==> flow/design.v <==
`timescale 1ns/1ps
module arbiter_wrr_lock #(
    parameter int NUM_CLIENTS  = 4,
    parameter int WEIGHT_WIDTH = 4
) (
    input  wire                                         clk,
    input  wire                                         rst_n,
    input  wire [NUM_CLIENTS-1:0]                       i_req,
    input  wire [NUM_CLIENTS-1:0]                       i_lock,
    input  wire [NUM_CLIENTS*WEIGHT_WIDTH-1:0]          i_weight,
    output logic [NUM_CLIENTS-1:0]                      o_gnt
);
    logic [NUM_CLIENTS-1:0][WEIGHT_WIDTH-1:0] weight_packed;
    logic [NUM_CLIENTS-1:0]          current_gnt;
    logic [$clog2(NUM_CLIENTS)-1:0]  current_ptr;
    logic [WEIGHT_WIDTH-1:0]         weight_cnt;
    logic                            is_active;
    logic                            keep_current;
    logic                            found_next;
    logic [$clog2(NUM_CLIENTS)-1:0]  next_ptr_search;
    logic [NUM_CLIENTS-1:0]          next_gnt_search;
    logic [WEIGHT_WIDTH-1:0]         next_weight_val;
    assign weight_packed = i_weight;
    always_comb begin
        if (is_active && i_req[current_ptr]) begin
            if (i_lock[current_ptr]) begin
                keep_current = 1'b1;
            end 
            else if (weight_cnt > 0) begin
                keep_current = 1'b1;
            end 
            else begin
                keep_current = 1'b0;  
            end
        end else begin
            keep_current = 1'b0;  
        end
    end
    always_comb begin
        logic already_found; 
        found_next      = 1'b0;
        next_ptr_search = '0;
        next_gnt_search = '0;
        already_found   = 1'b0;
        for (int i = 1; i <= NUM_CLIENTS; i++) begin
            int idx;
            idx = int'(current_ptr) + i;
            if (idx >= NUM_CLIENTS) begin
                idx = idx - NUM_CLIENTS;
            end
            if (i_req[idx] && !already_found) begin
                found_next           = 1'b1;
                next_ptr_search      = idx[$clog2(NUM_CLIENTS)-1:0];
                next_gnt_search      = '0;
                next_gnt_search[idx] = 1'b1;
                already_found        = 1'b1;  
            end
        end
    end
    always_comb begin
        next_weight_val = weight_packed[next_ptr_search];
    end
    always_ff @(posedge clk or negedge rst_n) begin
        if (!rst_n) begin
            current_gnt <= '0;
            current_ptr <= NUM_CLIENTS[$clog2(NUM_CLIENTS)-1:0] - 1'b1;
            weight_cnt  <= '0;
            is_active   <= 1'b0;
        end else begin
            if (keep_current) begin
                if (weight_cnt > 0) begin
                    weight_cnt <= weight_cnt - 1'b1;
                end
            end else begin
                if (found_next) begin
                    current_gnt <= next_gnt_search;
                    current_ptr <= next_ptr_search;
                    weight_cnt  <= next_weight_val;
                    is_active   <= 1'b1;
                end else begin
                    current_gnt <= '0;
                    is_active   <= 1'b0;
                end
            end
        end
    end
    assign o_gnt = current_gnt;
endmodule
* Tool chain data of arbiter_wrr_lock
Tool output for the design above, in the order of the flow.
Line numbers count from 1 in the design file above.
Cell names lack the library's common part.
Not given: --
- Design top :: arbiter_wrr_lock
- Clock :: clk
- Standard-cell library :: sky130hd
- Library corner :: tt_025C_1v80

* After elaboration
Yosys after proc, flatten, opt, wreduce and memory -nomap, before mapping. Memory bits, and registers merged into a memory's read port (data or address), are not among the register bits. Print and check cells are not counted. Equal cells are merged and count once.
- Add/subtract/negate cells :: 13
- $lt $le $gt $ge :: 5
- Equality and inequality tests :: 1
- Shift-type cells :: 11
- Muxes and demuxes :: 24
- Bitwise operators :: 1
- Reduce/logical cells :: 10
** Operator list (count)
- variable shift 1 x 33 -> 4 bit (first input constant) :: 4
- negator 32 -> 33 bit :: 4
- indexed select 4 x 32 -> 1 bit :: 4
- two-way mux 32 bit :: 4
- two-way mux 4 bit :: 8
- indexed select 16 x 5 -> 4 bit :: 1
- subtractor 3 x 3 -> 4 bit (second input constant) :: 3
- >= comparator 3 bit (second input constant) :: 3
- indexed select 4 x 2 -> 1 bit :: 2
- two-way mux 2 bit :: 4
- two-way mux 1 bit :: 8
- adder 2 x 2 -> 3 bit (second input constant) :: 2
- subtractor 4 x 3 -> 5 bit (second input constant) :: 1
- logical AND 1 bit :: 4
- adder 2 x 3 -> 4 bit (second input constant) :: 1
- AND reduction 2 bit :: 2
- subtractor 4 x 1 -> 4 bit (second input constant) :: 1
- > comparator 4 x 1 -> 1 bit (second input constant) :: 1
- >= comparator 4 x 3 -> 1 bit (second input constant) :: 1
- logical NOT 1 bit :: 3
- adder 2 x 1 -> 3 bit (second input constant) :: 1
- != test 2 bit (second input constant) :: 1
- nonzero test 2 bit :: 1
- NOT 1 bit :: 1
- Register bits :: 11
- Input port bits :: 26
- Output and inout port bits :: 4
- Word-level cells :: 69

* Longest topological paths
Longest topological path by Yosys (ltp), each cell counted once; first at word level (registers and memories cut), then after technology mapping (sequential cells cut; the memories' decode and read muxes count).
- Word-level depth :: 17
- ABC_AREA :: 0
- Depth in mapped cells :: 10
- Depth with buffers taken out :: 8

* Mapped cells and area
Yosys stat after the flow's synthesis: flattened, memories mapped to cells. It holds for the ABC_AREA given above (unset counts as 0); a run with the other value may have another netlist.
The area totals of this step are shown rounded.
** Cell types
- dfrtp_1 :: count 9, total area 225.216 um^2
- mux2_2 :: count 8, total area 90.086 um^2
- ha_1 :: count 7, total area 87.584 um^2
- a2111oi_0 :: count 6, total area 52.55 um^2
- dfstp_2 :: count 2, total area 52.55 um^2
- mux4_1 :: count 2, total area 52.55 um^2
- nand2_1 :: count 14, total area 52.55 um^2
- o221ai_1 :: count 6, total area 52.55 um^2
- a21oi_1 :: count 10, total area 50.048 um^2
- a221oi_1 :: count 5, total area 43.792 um^2
- o211ai_1 :: count 5, total area 37.536 um^2
- nand3_1 :: count 7, total area 35.034 um^2
- and2_1 :: count 5, total area 31.28 um^2
- nor2b_1 :: count 5, total area 31.28 um^2
- mux2_4 :: count 2, total area 30.029 um^2
- o21ai_0 :: count 6, total area 30.029 um^2
- inv_1 :: count 6, total area 22.522 um^2
- nor2_1 :: count 6, total area 22.522 um^2
Other cell types: 32; their cells: 48.
- Mapped cells :: 159
- Chip area (Yosys) :: 1380 um^2
- Area of sequential cells :: 278 um^2
- Mapped flip-flops :: 11
- Buffers :: 7

* Worst setup path after synthesis
Path of least setup slack by OpenSTA after synthesis, without wires, with an ideal clock, recovery checks aside; 20% of the period is set as input and as output delay. Where synthesis merged equal registers, the netlist keeps one of their names.
- Kind :: register to register
- Start :: reg current_ptr[0]
- End :: reg weight_cnt[1]
- Clock period :: 3.05 ns
- Library setup time :: 0.087 ns
- Launch time at the first pin :: 0.000 ns
- Arrival time :: 2.955 ns
- Data required time :: 2.963 ns
- Setup slack :: 0.008 ns
- Path delay :: 3.042 ns
- Stages on the path :: 11
- Path buffers :: 2
- Synthesis period reached :: 3.042 ns
"path delay" = arrival - input delay + setup time.
"stages on the path": output pins that drive a net of the path, with the launching flip-flop's if there is one; two outputs of one cell count as two.
"synthesis period reached" is the clock period less the worst setup slack; recovery checks do not enter. This is arithmetic on one report: input and output delays are still those of the set period (20% each).
Between the ends stands the longest chain of elaborated cells between them, by number of cells; it is not shown to be the way that was timed. Of several equally long chains one is given.
Each line given opens the expression or statement behind the cell; cells for indexed reads and writes are added by Yosys, which also makes memories of some case tables.
A register here has more assigning lines than the two given.
- Cell sequence :: dfstp_2 -> buf_6 -> inv_1 -> ha_1 -> clkbuf_1 -> a21boi_0 -> nand2_1 -> a2111o_1 -> a32o_1 -> or4_1 -> o211ai_1
- Length of the longest elaborated chain :: 17
- Elaborated cells on any way between the ends :: 45
- Source lines of those cells :: 9
- Classes of those cells :: add/sub: 8; compare: 4; eq/ne: 1; shift: 7; mux: 16; reduce/logical: 9
** Ends and longest elaborated chain, post-synthesis
- start: declaration :: RTL line 15 : logic [$clog2(NUM_CLIENTS)-1:0]  current_ptr;
- start: assignment :: RTL line 66 : current_ptr <= NUM_CLIENTS[$clog2(NUM_CLIENTS)-1:0] - 1'b1;
- start: assignment :: RTL line 77 : current_ptr <= next_ptr_search;
- adder 2 x 1 -> 3 bit :: RTL line 47 : idx = int'(current_ptr) + i;
- subtractor 3 x 3 -> 4 bit :: RTL line 49 : idx = idx - NUM_CLIENTS;
- two-way mux 32 bit :: RTL line 48 : if (idx >= NUM_CLIENTS) begin
- indexed select 4 x 32 -> 1 bit :: RTL line 51 : if (i_req[idx] && !already_found) begin
- two-way mux 1 bit :: RTL line 51
- logical NOT 1 bit :: RTL line 51
- logical AND 1 bit :: RTL line 51
- [3 not listed]
- two-way mux 1 bit :: RTL line 51
- logical NOT 1 bit :: RTL line 51
- logical AND 1 bit :: RTL line 51
- two-way mux 2 bit :: RTL line 51
- indexed select 16 x 5 -> 4 bit :: RTL line 61 : next_weight_val = weight_packed[next_ptr_search];
- two-way mux 4 bit :: RTL line 75 : if (found_next) begin
- two-way mux 4 bit :: RTL line 70 : if (keep_current) begin
- end: assignment :: RTL line 72 : weight_cnt <= weight_cnt - 1'b1;
- end: assignment :: RTL line 78 : weight_cnt  <= next_weight_val;
- end: declaration :: RTL line 16 : logic [WEIGHT_WIDTH-1:0]         weight_cnt;

* Timing after layout
From the final timing report of run 1: the path of least setup slack in the routed layout; clock arrival at registers is part of the times.
- Kind :: register to register
- Start :: reg current_ptr[1]
- End :: reg weight_cnt[1]
- Clock period :: 3.71 ns
- Library setup time :: 0.08 ns
- Launch time at the first pin :: 0.24 ns
- Arrival time :: 3.31 ns
- Data required time :: 3.87 ns
- Setup slack :: 0.56 ns
- Stages on the path :: 9
- Path buffers :: 0
Between the ends stands the longest chain of elaborated cells between them, by number of cells; it is not shown to be the way that was timed. Of several equally long chains one is given.
A register here has more assigning lines than the two given.
- Cell sequence :: dfstp_2 -> inv_1 -> ha_1 -> a21boi_0 -> nand2_1 -> a2111o_1 -> a32o_1 -> or4_1 -> o211ai_1
- Length of the longest elaborated chain :: 17
- Elaborated cells on any way between the ends :: 45
- Source lines of those cells :: 9
- Classes of those cells :: add/sub: 8; compare: 4; eq/ne: 1; shift: 7; mux: 16; reduce/logical: 9
** Ends and longest elaborated chain, post-layout
- start: declaration :: RTL line 15 : logic [$clog2(NUM_CLIENTS)-1:0]  current_ptr;
- start: assignment :: RTL line 66 : current_ptr <= NUM_CLIENTS[$clog2(NUM_CLIENTS)-1:0] - 1'b1;
- start: assignment :: RTL line 77 : current_ptr <= next_ptr_search;
- adder 2 x 1 -> 3 bit :: RTL line 47 : idx = int'(current_ptr) + i;
- >= comparator 3 bit :: RTL line 48 : if (idx >= NUM_CLIENTS) begin
- two-way mux 32 bit :: RTL line 48
- indexed select 4 x 32 -> 1 bit :: RTL line 51 : if (i_req[idx] && !already_found) begin
- two-way mux 1 bit :: RTL line 51
- logical NOT 1 bit :: RTL line 51
- logical AND 1 bit :: RTL line 51
- [3 not listed]
- two-way mux 1 bit :: RTL line 51
- logical NOT 1 bit :: RTL line 51
- logical AND 1 bit :: RTL line 51
- two-way mux 2 bit :: RTL line 51
- indexed select 16 x 5 -> 4 bit :: RTL line 61 : next_weight_val = weight_packed[next_ptr_search];
- two-way mux 4 bit :: RTL line 75 : if (found_next) begin
- two-way mux 4 bit :: RTL line 70 : if (keep_current) begin
- end: assignment :: RTL line 72 : weight_cnt <= weight_cnt - 1'b1;
- end: assignment :: RTL line 78 : weight_cnt  <= next_weight_val;
- end: declaration :: RTL line 16 : logic [WEIGHT_WIDTH-1:0]         weight_cnt;

Ticket comment

Record of 2 stored runs of the RTL-to-layout flow on arbiter_wrr_lock, platform sky130hd. The runs are unordered. Constraints: input delay and output delay 20% of the set period each, output load 0.01 pF.
By "achieved clock period" is meant the clock period of the run minus its worst setup slack. This is arithmetic on one report: input and output delays are still those of the set period (20% each).
By "time used up by the worst setup path" is meant the share of the clock period that the worst setup path is allowed (20% is reserved at inputs, 20% at outputs), minus its slack. Clock arrival times at its registers enter into it.
"power" is the tool's figure for a default switching activity; nothing was simulated.
Measured values are rounded.

** Run 1
- Settings :: period_ns=3.71; CORE_UTILIZATION=28; SETUP_SLACK_MARGIN=-0.24; PLACE_DENSITY_LB_ADDON=0.02; HOLD_SLACK_MARGIN=-0.08; CORE_ASPECT_RATIO=0.75; GPL_ROUTABILITY_DRIVEN=1; CTS_CLUSTER_SIZE=43; CTS_CLUSTER_DIAMETER=69; MIN_ROUTING_LAYER=met1; CAP_MARGIN=20; CORE_MARGIN=2; SLEW_MARGIN=20
- Standard-cell area of the final layout :: 1,800 um^2
- Power :: 1,920 µW
- Total negative setup slack :: 0.000 ns
- Overall die area :: 5,510 um^2
- Time used up by the worst setup path :: 3.15 ns
- Worst path kind :: register to register
- Worst setup slack after layout :: 0.560 ns
- Utilization of the finished layout :: 37.4%
- Achieved clock period :: 3.150 ns
- Post-synthesis cell area :: 1,380 um^2
- Smallest hold slack :: 0.527 ns

** Run 2
- Settings :: period_ns=3.46; CORE_UTILIZATION=61; GPL_TIMING_DRIVEN=0; GPL_ROUTABILITY_DRIVEN=1; CTS_CLUSTER_DIAMETER=44; CAP_MARGIN=20; CORE_MARGIN=2; SLEW_MARGIN=20
- Standard-cell area of the final layout :: 1,760 um^2
- Power :: 2,020 µW
- Total negative setup slack :: 0.000 ns
- Overall die area :: 2,660 um^2
- Time used up by the worst setup path :: 3.26 ns
- Worst path kind :: register to register
- Worst setup slack after layout :: 0.203 ns
- Utilization of the finished layout :: 81.1%
- Achieved clock period :: 3.257 ns
- Post-synthesis cell area :: 1,380 um^2
- Smallest hold slack :: 0.527 ns
